==> flow/design.v <==
`timescale 1ns / 1ps
`timescale 1ns / 1ps
module BUFFER_R
    (Clk, dataIn, RD, WR, rpaddr, dataOut, Rst, EMPTY);
    input Clk, RD, WR, Rst;
    input [1 : 0] rpaddr;
    output EMPTY;
    input [8 - 1 : 0] dataIn;
    output reg [8 - 1 : 0] dataOut;
    assign EMPTY = (!WR) ? 1'b1 : 1'b0;  
    reg [8 - 1 : 0] mem[3 : 0];
    always @(posedge Clk)
    begin
        if (!Rst)
        begin
            if (WR && !RD)
                mem[rpaddr] = dataIn;  
            else if (RD && !WR)
                dataOut = mem[rpaddr];  
            else
                dataOut = 8'b0;
        end
    end
endmodule
---- Step by step through the tools: BUFFER_R ----
Tool output for the design above, in the order of the flow.
Lines are those of the file above, counted from 1.
The mark -- stands for no value.
set-up
  top ..................................... BUFFER_R
  clock input ............................. Clk
  library ................................. sky130hd
  timing corner ........................... tt_025C_1v80

---- Word level ----
Counts by Yosys on the flattened word-level netlist (proc, flatten, opt, wreduce). Print and check cells are left out. Cells with the same type and inputs are merged into one.
bit counts
  flip-flop bits (word level) ............. 40
  bits of input ports ..................... 14
  output and inout port bits .............. 9
  word-level cells ........................ 34
operators by class
  equality and inequality tests ........... 3
  mux-type cells .......................... 6
  bitwise gates (word level) .............. 6
  reduce/logical cells .................... 14
operators with widths
  operator                                                                number
  8-bit case mux with 4-bit select                                        1
  8-bit 2-to-1 mux                                                        4
  3-bit AND reduction                                                     4
  3-bit OR reduction                                                      4
  1-bit inverter                                                          6
  2-bit equality test (second input constant)                             2
  1-bit logical AND                                                       2
  1-bit zero test                                                         2
  2-bit by 1-bit equality test with 1-bit output (second input constant)  1
  2-bit zero test                                                         1
  2-bit AND reduction                                                     1
  1-bit 2-to-1 mux                                                        1

---- Depth ----
Depth = most cells in a row (Yosys ltp): at word level without a register or memory, in the mapped netlist without a sequential cell, where the memories' decode and read muxes count.
depth
  depth after elaboration ................. 4
  ABC_AREA ................................ 0
  mapped depth ............................ 3
  depth with buffers taken out ............ 2

---- Mapped cells and area ----
The flow's flattened synthesis, as Yosys stat reports it; memories are mapped. The netlist is that of the ABC_AREA named above (0 if unset); the other value can give another one.
mapped netlist
  standard cells after synthesis .......... 78
  mapped area ............................. 1521.5 sq um
  sequential area ......................... 1201.2 sq um
  flip-flop cells ......................... 40
cells by type
  cell type                  number
  sky130_fd_sc_hd__edfxtp_1  40
  sky130_fd_sc_hd__mux2i_1   16
  sky130_fd_sc_hd__o22ai_1   8
  sky130_fd_sc_hd__buf_6     3
  sky130_fd_sc_hd__nand3b_2  1
  sky130_fd_sc_hd__and3b_1   1
  sky130_fd_sc_hd__nor4b_1   1
  sky130_fd_sc_hd__or3b_1    1
  sky130_fd_sc_hd__inv_1     2
  sky130_fd_sc_hd__nor3b_1   1
  sky130_fd_sc_hd__and2_1    1
  sky130_fd_sc_hd__and3_1    1
  sky130_fd_sc_hd__nor2b_1   1
  sky130_fd_sc_hd__a21oi_1   1

---- Timing after synthesis ----
Source: OpenSTA report_checks on the synthesized netlist (no wires, ideal clock, input and output delay 20% of the period each), path of least setup slack; recovery checks are left aside. Register names are those of the netlist, which keeps one name where synthesis merged equal registers.
timing path post-synthesis
  path kind ............................... input to register
  start ................................... input port rpaddr[1]
  end ..................................... register mem[0][0]
  clock period ............................ 2.53 ns
  library setup time ...................... 0.373 ns
  time at the first pin ................... 0.506 ns
  arrival ................................. 1.267 ns
  slack ................................... 0.890 ns
  path delay .............................. 1.134 ns
  stages .................................. 2
  buffers on the path ..................... 0
  synthesis period reached ................ 1.64 ns
"path delay" is the arrival time less input delay plus setup time.
"stages": output pins that drive a net of the path, with the launching flip-flop's if there is one; two outputs of one cell count as two.
"synthesis period reached" = period - worst setup slack (recovery checks aside). The figure is calculated, with input and output delays left at 20% of the set period.
Between the ends stands the longest chain of elaborated cells between them, by number of cells; it is not shown to be the way that was timed. Of several equally long chains one is given.
Each line given opens the expression or statement behind the cell; cells for indexed reads and writes are added by Yosys, which also makes memories of some case tables.
The path ends at the enable pin of a flip-flop; only ways to that pin are counted.
between the ends, post-synthesis
  path through ............................ sky130_fd_sc_hd__nor4b_1 sky130_fd_sc_hd__nor2b_1
  cells in the longest elaborated chain ... 4
  elaborated cells on any way between the ends .. 6
  those cells by class .................... 3 x eq/ne; 1 x logic; 2 x reduce/logical
ends and longest elaborated chain, post-synthesis
  what                 line  source
  start: declaration   6     input [1 : 0] rpaddr;
  2-bit equality test  17    mem[rpaddr] = dataIn;
  3-bit OR reduction   --
  1-bit inverter       --
  3-bit AND reduction  --
  end: assignment      17
  end: declaration     11    reg [8 - 1 : 0] mem[3 : 0];

---- Timing after layout ----
From the final timing report of record 1: the path of least setup slack in the routed layout; clock arrival at registers is part of the times.
timing path after layout
  path kind ............................... register to output
  start ................................... register dataOut[3]
  end ..................................... output port dataOut[3]
  clock period ............................ 1.67 ns
  time at the first pin ................... 0.35 ns
  arrival ................................. 1.24 ns
  slack ................................... 0.10 ns
  stages .................................. 2
  buffers on the path ..................... 1
between the ends, after layout
  path through ............................ sky130_fd_sc_hd__edfxtp_1 sky130_fd_sc_hd__clkdlybuf4s50_1
  cells in the longest elaborated chain ... 0
  elaborated cells on any way between the ends .. 0
ends and longest elaborated chain, after layout
  what                line  source
  start: declaration  9     output reg [8 - 1 : 0] dataOut;
  start: assignment   19    dataOut = mem[rpaddr];
  start: assignment   21    dataOut = 8'b0;
  end: declaration    9

==> results <==
Settings and measured results of 2 stored flow runs for module BUFFER_R (sky130hd), not sorted in any way. The constraints put input and output delay at 20% of the set period each and load the outputs with 0.01 pF.
"achieved period": clock period set for the run, less the worst setup slack. It is reckoned from that one timing run; input and output delays stay at 20% of the period that was set.
By "time used up by the worst setup path" is meant the share of the clock period that the worst setup path is allowed (20% is reserved at inputs, 20% at outputs), minus its slack. Clock arrival times at its registers enter into it.
"total power after layout" is the tool's figure for a default switching activity; nothing was simulated.

======== record 1 ========
==> flow/run.sh <==
#!/bin/bash
# the make line also repeats the synthesis and layout settings of config.mk as NAME=value (left out here)
make -C /OpenROAD-flow-scripts/flow DESIGN_CONFIG=/design/flow/config.mk WORK_HOME=/design/flow/orfs CLKGATE_MAP_FILE= finish
==> flow/config.mk <==
export PLATFORM = sky130hd
export DESIGN_NAME = BUFFER_R
export DESIGN_NICKNAME = BUFFER_R
export VERILOG_FILES = /design/flow/design.v
export SDC_FILE = /design/flow/constraint.sdc
export NUM_CORES = 4
export LEC_CHECK = 0
export CAP_MARGIN = 20
export CORE_MARGIN = 2
export CORE_UTILIZATION = 45
export SLEW_MARGIN = 20
==> flow/constraint.sdc <==
create_clock -name core_clock -period 1.67 [get_ports {Clk}]
set_input_delay 0.3340 -clock core_clock [delete_from_list [all_inputs] [get_ports {Clk}]]
set_output_delay 0.3340 -clock core_clock [all_outputs]
set_load 0.01 [all_outputs]

-------- measured, record 1 --------
  chip area after synthesis (Yosys) ....... 1521.5 sq um
  achieved period ......................... 1.573 ns
  time used up by the worst setup path .... 1.24 ns
  critical path kind ...................... register to output
  worst setup slack after layout .......... 0.097 ns
  total power after layout ................ 1724 µW
  standard-cell area of the final layout .. 1930.6 sq um
  worst-case hold slack ................... 0.619 ns
  area inside the die boundary ............ 3862.0 sq um

======== record 2 ========
==> flow/run.sh <==
#!/bin/bash
# the make line also repeats the synthesis and layout settings of config.mk as NAME=value (left out here)
make -C /OpenROAD-flow-scripts/flow DESIGN_CONFIG=/design/flow/config.mk WORK_HOME=/design/flow/orfs CLKGATE_MAP_FILE= finish
==> flow/config.mk <==
export PLATFORM = sky130hd
export DESIGN_NAME = BUFFER_R
export DESIGN_NICKNAME = BUFFER_R
export VERILOG_FILES = /design/flow/design.v
export SDC_FILE = /design/flow/constraint.sdc
export NUM_CORES = 4
export LEC_CHECK = 0
export CAP_MARGIN = 20
export CELL_PAD_IN_SITES_DETAIL_PLACEMENT = 1
export CELL_PAD_IN_SITES_GLOBAL_PLACEMENT = 2
export CORE_MARGIN = 8
export CORE_UTILIZATION = 32
export CTS_CLUSTER_DIAMETER = 178
export PLACE_DENSITY = 0.93
export SETUP_SLACK_MARGIN = -0.16
export SLEW_MARGIN = 40
export TNS_END_PERCENT = 60
==> flow/constraint.sdc <==
create_clock -name core_clock -period 1.87 [get_ports {Clk}]
set_input_delay 0.3740 -clock core_clock [delete_from_list [all_inputs] [get_ports {Clk}]]
set_output_delay 0.3740 -clock core_clock [all_outputs]
set_load 0.01 [all_outputs]

-------- measured, record 2 --------
  chip area after synthesis (Yosys) ....... 1521.5 sq um
  achieved period ......................... 1.861 ns
  time used up by the worst setup path .... 1.11 ns
  critical path kind ...................... input to output
  worst setup slack after layout .......... 0.009 ns
  total power after layout ................ 1801 µW
  standard-cell area of the final layout .. 1980.7 sq um
  worst-case hold slack ................... 0.631 ns
  area inside the die boundary ............ 7217.4 sq um
