==> flow/design.v <==
`timescale 1ns / 1ps   
`timescale 1ns/1ps
module buffer_t( tClk, tdataIn, tRD, tWR, tpaddr, tdataOut, tRst, tEMPTY, ttxrdy);  
 input tClk, tRD, tWR, tRst;   
 input [1:0] tpaddr;   
 output tEMPTY, ttxrdy;   
 input [8-1:0] tdataIn;   
 output reg [8-1:0] tdataOut;   
 assign tEMPTY = (!tWR && tRD) ? 1'b0 : 1'b1;  
 assign ttxrdy = (!tRst) ? 1'b0 : 1'b1;  
 reg [8-1:0] mem[3:0];  
 always @(posedge tClk)   
 begin
    if (tRst) begin   
        if (tWR && !tRD) begin   
            mem[tpaddr] = tdataIn;   
        end
        else if (tRD) begin   
            tdataOut = mem[tpaddr];   
        end
        else;   
    end
 end
endmodule
-- Reports on buffer_t
What the tools print for buffer_t, step after step.
Lines are those of the file above, counted from 1.
Operators: Yosys type, input widths -> output width; for muxes data width and select width s.
Library cell names are shortened.
Not given: -
- top: buffer_t
- clock input: tClk
- cell library: sky130hd
- library corner: tt_025C_1v80

-- Elaborated design
Counts by Yosys on the flattened word-level netlist (proc, flatten, opt, wreduce). Print and check cells are left out. Cells with the same type and inputs are merged into one.
- eq/ne operators: 3
- reductions and logical operators at 14
- noted mux-type cells: 7
- noted bitwise gates (word level): 5
- operator list (kind ; number):
    $pmux 8 s4 ; 1
    $mux 8 ; 4
    $reduce_and 3->1 ; 5
    $reduce_or 3->1 ; 4
    $not 1->1 ; 5
    $eq 2x2->1 const B ; 2
    $logic_and 1x1->1 ; 2
    $logic_not 1->1 ; 2
    $eq 2x1->1 const B ; 1
    $logic_not 2->1 ; 1
    $mux 1 ; 2
- noted bits in registers: 40
- output and inout port bits: 10
- bits of input ports: 14
- noted cells after elaboration: 34

-- Longest topological paths
Yosys ltp: most cells in a row. Word level: on the elaborated netlist, between registers, memories and ports. Mapped: between sequential cells and ports; inverters and the memories' decode and read muxes count.
- noted depth after elaboration: 4
- ABC_AREA: 0
- depth in mapped cells: 2
- noted gate-level depth less buffers: 2

-- Synthesis result
Yosys stat after the flow's synthesis: flattened, memories mapped to cells. It holds for the ABC_AREA given above (unset counts as 0); a run with the other value may have another netlist.
Totals and module areas in this step are rounded.
- noted flip-flop cells: 40
- sequential area at 1200 sq um
- noted buffers: 3
- noted cell count: 58
- chip area (Yosys) at 1470 sq um
- cells by type (type ; number ; total area (sq um)):
    edfxtp_1 ; 40 ; 1.2E+03
    mux4_2 ; 5 ; 112.608
    mux4_1 ; 3 ; 78.826
    nor4b_1 ; 2 ; 17.517
    buf_6 ; 1 ; 11.261
    nor4bb_1 ; 1 ; 10.01
    buf_4 ; 1 ; 7.507
    and2_1 ; 1 ; 6.256
    nand2b_1 ; 1 ; 6.256
    nor4_1 ; 1 ; 6.256
    buf_2 ; 1 ; 5.005
    nand2_1 ; 1 ; 3.754

-- Worst setup path after synthesis
Source: OpenSTA report_checks on the synthesized netlist (no wires, ideal clock, input and output delay 20% of the period each), path of least setup slack; recovery checks are left aside. Register names are those of the netlist, which keeps one name where synthesis merged equal registers.
- path kind: input to register
- from: input port tpaddr[1]
- to: register mem[1][0]
- buffers on the path at 1
- arrival: 1669 ps
- input delay: 504 ps
- noted setup slack: 453 ps
- noted library setup time: 398 ps
- delay of the path: 1563 ps
- noted launch time at the first pin: 504 ps
- required time: 2122 ps
- noted stages on the path: 2
- noted clock period: 2520 ps
- period reached after synthesis at 2067 ps
"delay of the path" = arrival - input delay + setup time.
"stages on the path": output pins that drive a net of the path, with the launching flip-flop's if there is one; two outputs of one cell count as two.
"period reached after synthesis" = period - worst setup slack (recovery checks aside). The figure is calculated, with input and output delays left at 20% of the set period.
The rows between start and end are the longest chain of elaborated cells between them; the timing report does not say that the signal goes this way. Where chains are equally long, one stands for them.
Each line given opens the expression or statement behind the cell; cells for indexed reads and writes are added by Yosys, which also makes memories of some case tables.
Only ways into the end's enable, where the timed path ends, are counted here.
- cell sequence: buf_2 nor4b_1
- cells in the longest elaborated chain: 4
- noted elaborated cells on any way between the ends: 6
- classes of those cells: eq/ne (2); logic (1); reduce/logical (3)
- ends and longest elaborated chain, after synthesis (item ; line ; text):
    from (decl) ; 5 ; input [1:0] tpaddr;
    $eq 2x2->1 ; 16 ; mem[tpaddr] = tdataIn;
    $reduce_or 3->1 ; - ;
    $not 1->1 ; - ;
    $reduce_and 3->1 ; - ;
    to (assign) ; 16 ;
    to (decl) ; 11 ; reg [8-1:0] mem[3:0];

-- Path in the finished layout
From the final timing report of stored run 1: the path of least setup slack in the routed layout; clock arrival at registers is part of the times.
The path's times are printed in steps of 10 ps; the period is the one set.
- path kind: input to output
- from: input port tRD
- to: output port tEMPTY
- noted clock period: 2740 ps
- noted setup slack: 490 ps
- arrival: 1700 ps
- input delay: 550 ps
- external output delay: 550 ps
- noted launch time at the first pin: 550 ps
- buffers on the path at 2
- noted stages on the path: 3
- required time: 2190 ps
The rows between start and end are the longest chain of elaborated cells between them; the timing report does not say that the signal goes this way. Where chains are equally long, one stands for them.
- cell sequence: clkdlybuf4s50_1 nand2b_1 clkdlybuf4s50_1
- cells in the longest elaborated chain: 2
- noted elaborated cells on any way between the ends: 2
- noted RTL lines with such cells: 1
- classes of those cells: mux (1); reduce/logical (1)
- ends and longest elaborated chain, after layout (item ; line ; text):
    from (decl) ; 4 ; input tClk, tRD, tWR, tRst;
    $logic_and 1x1->1 ; 9 ; assign tEMPTY = (!tWR && tRD) ? 1'b0 : 1'b1;
    $mux 1 ; 9 ;
    to (decl) ; 6 ; output tEMPTY, ttxrdy;

## Implementation results

Module buffer_t, platform sky130hd: 2 stored runs of the flow (Yosys, OpenROAD) with differing settings, in no particular order. Input and output delays are each 20% of the period that was set; the output load is 0.01 pF.
"reached clock period" means the clock period less the worst setup slack. The figure is calculated, with input and output delays left at 20% of the set period.
By "critical setup path time" is meant the share of the clock period that the worst setup path is allowed (20% is reserved at inputs, 20% at outputs), minus its slack. Clock arrival times at its registers enter into it.
"power consumption": no workload was simulated; the value follows from the tool's default switching activity.
"critical setup path time" is given in steps of 10 ps.
Values from the reports are rounded here.

Stored run 1
Settings were period_ns = 2.74; CAP_MARGIN = 20; CORE_MARGIN = 2; CORE_UTILIZATION = 40; SLEW_MARGIN = 20
- noted the reached clock period: 2246 ps
- noted the setup slack of the critical path: 494 ps
- die footprint at 4170 sq um
- critical setup path time at 1150 ps
- critical path type: input to output
- noted the power consumption: 1.03 mW
- standard-cell area after routing: 1850 sq um
- noted the summed negative setup slack: 0 ps
- noted the area of the synthesized netlist: 1470 sq um
- noted the final utilization: 0.541
- noted the worst hold slack in the final report: 632 ps

Stored run 2
Settings were period_ns = 1.22; CORE_UTILIZATION = 19; SETUP_SLACK_MARGIN = 0.15; PLACE_DENSITY_LB_ADDON = 0.28; CORE_MARGIN = 3; CTS_CLUSTER_SIZE = 17; CAP_MARGIN = 35; MAX_ROUTING_LAYER = met5; SLEW_MARGIN = 20
- noted the reached clock period: 1104 ps
- noted the setup slack of the critical path: 116 ps
- die footprint at 8810 sq um
- critical setup path time at 1100 ps
- critical path type: register to register
- noted the power consumption: 2.60 mW
- standard-cell area after routing: 2070 sq um
- noted the summed negative setup slack: 0 ps
- noted the area of the synthesized netlist: 1470 sq um
- noted the final utilization: 0.281
- noted the worst hold slack in the final report: 436 ps
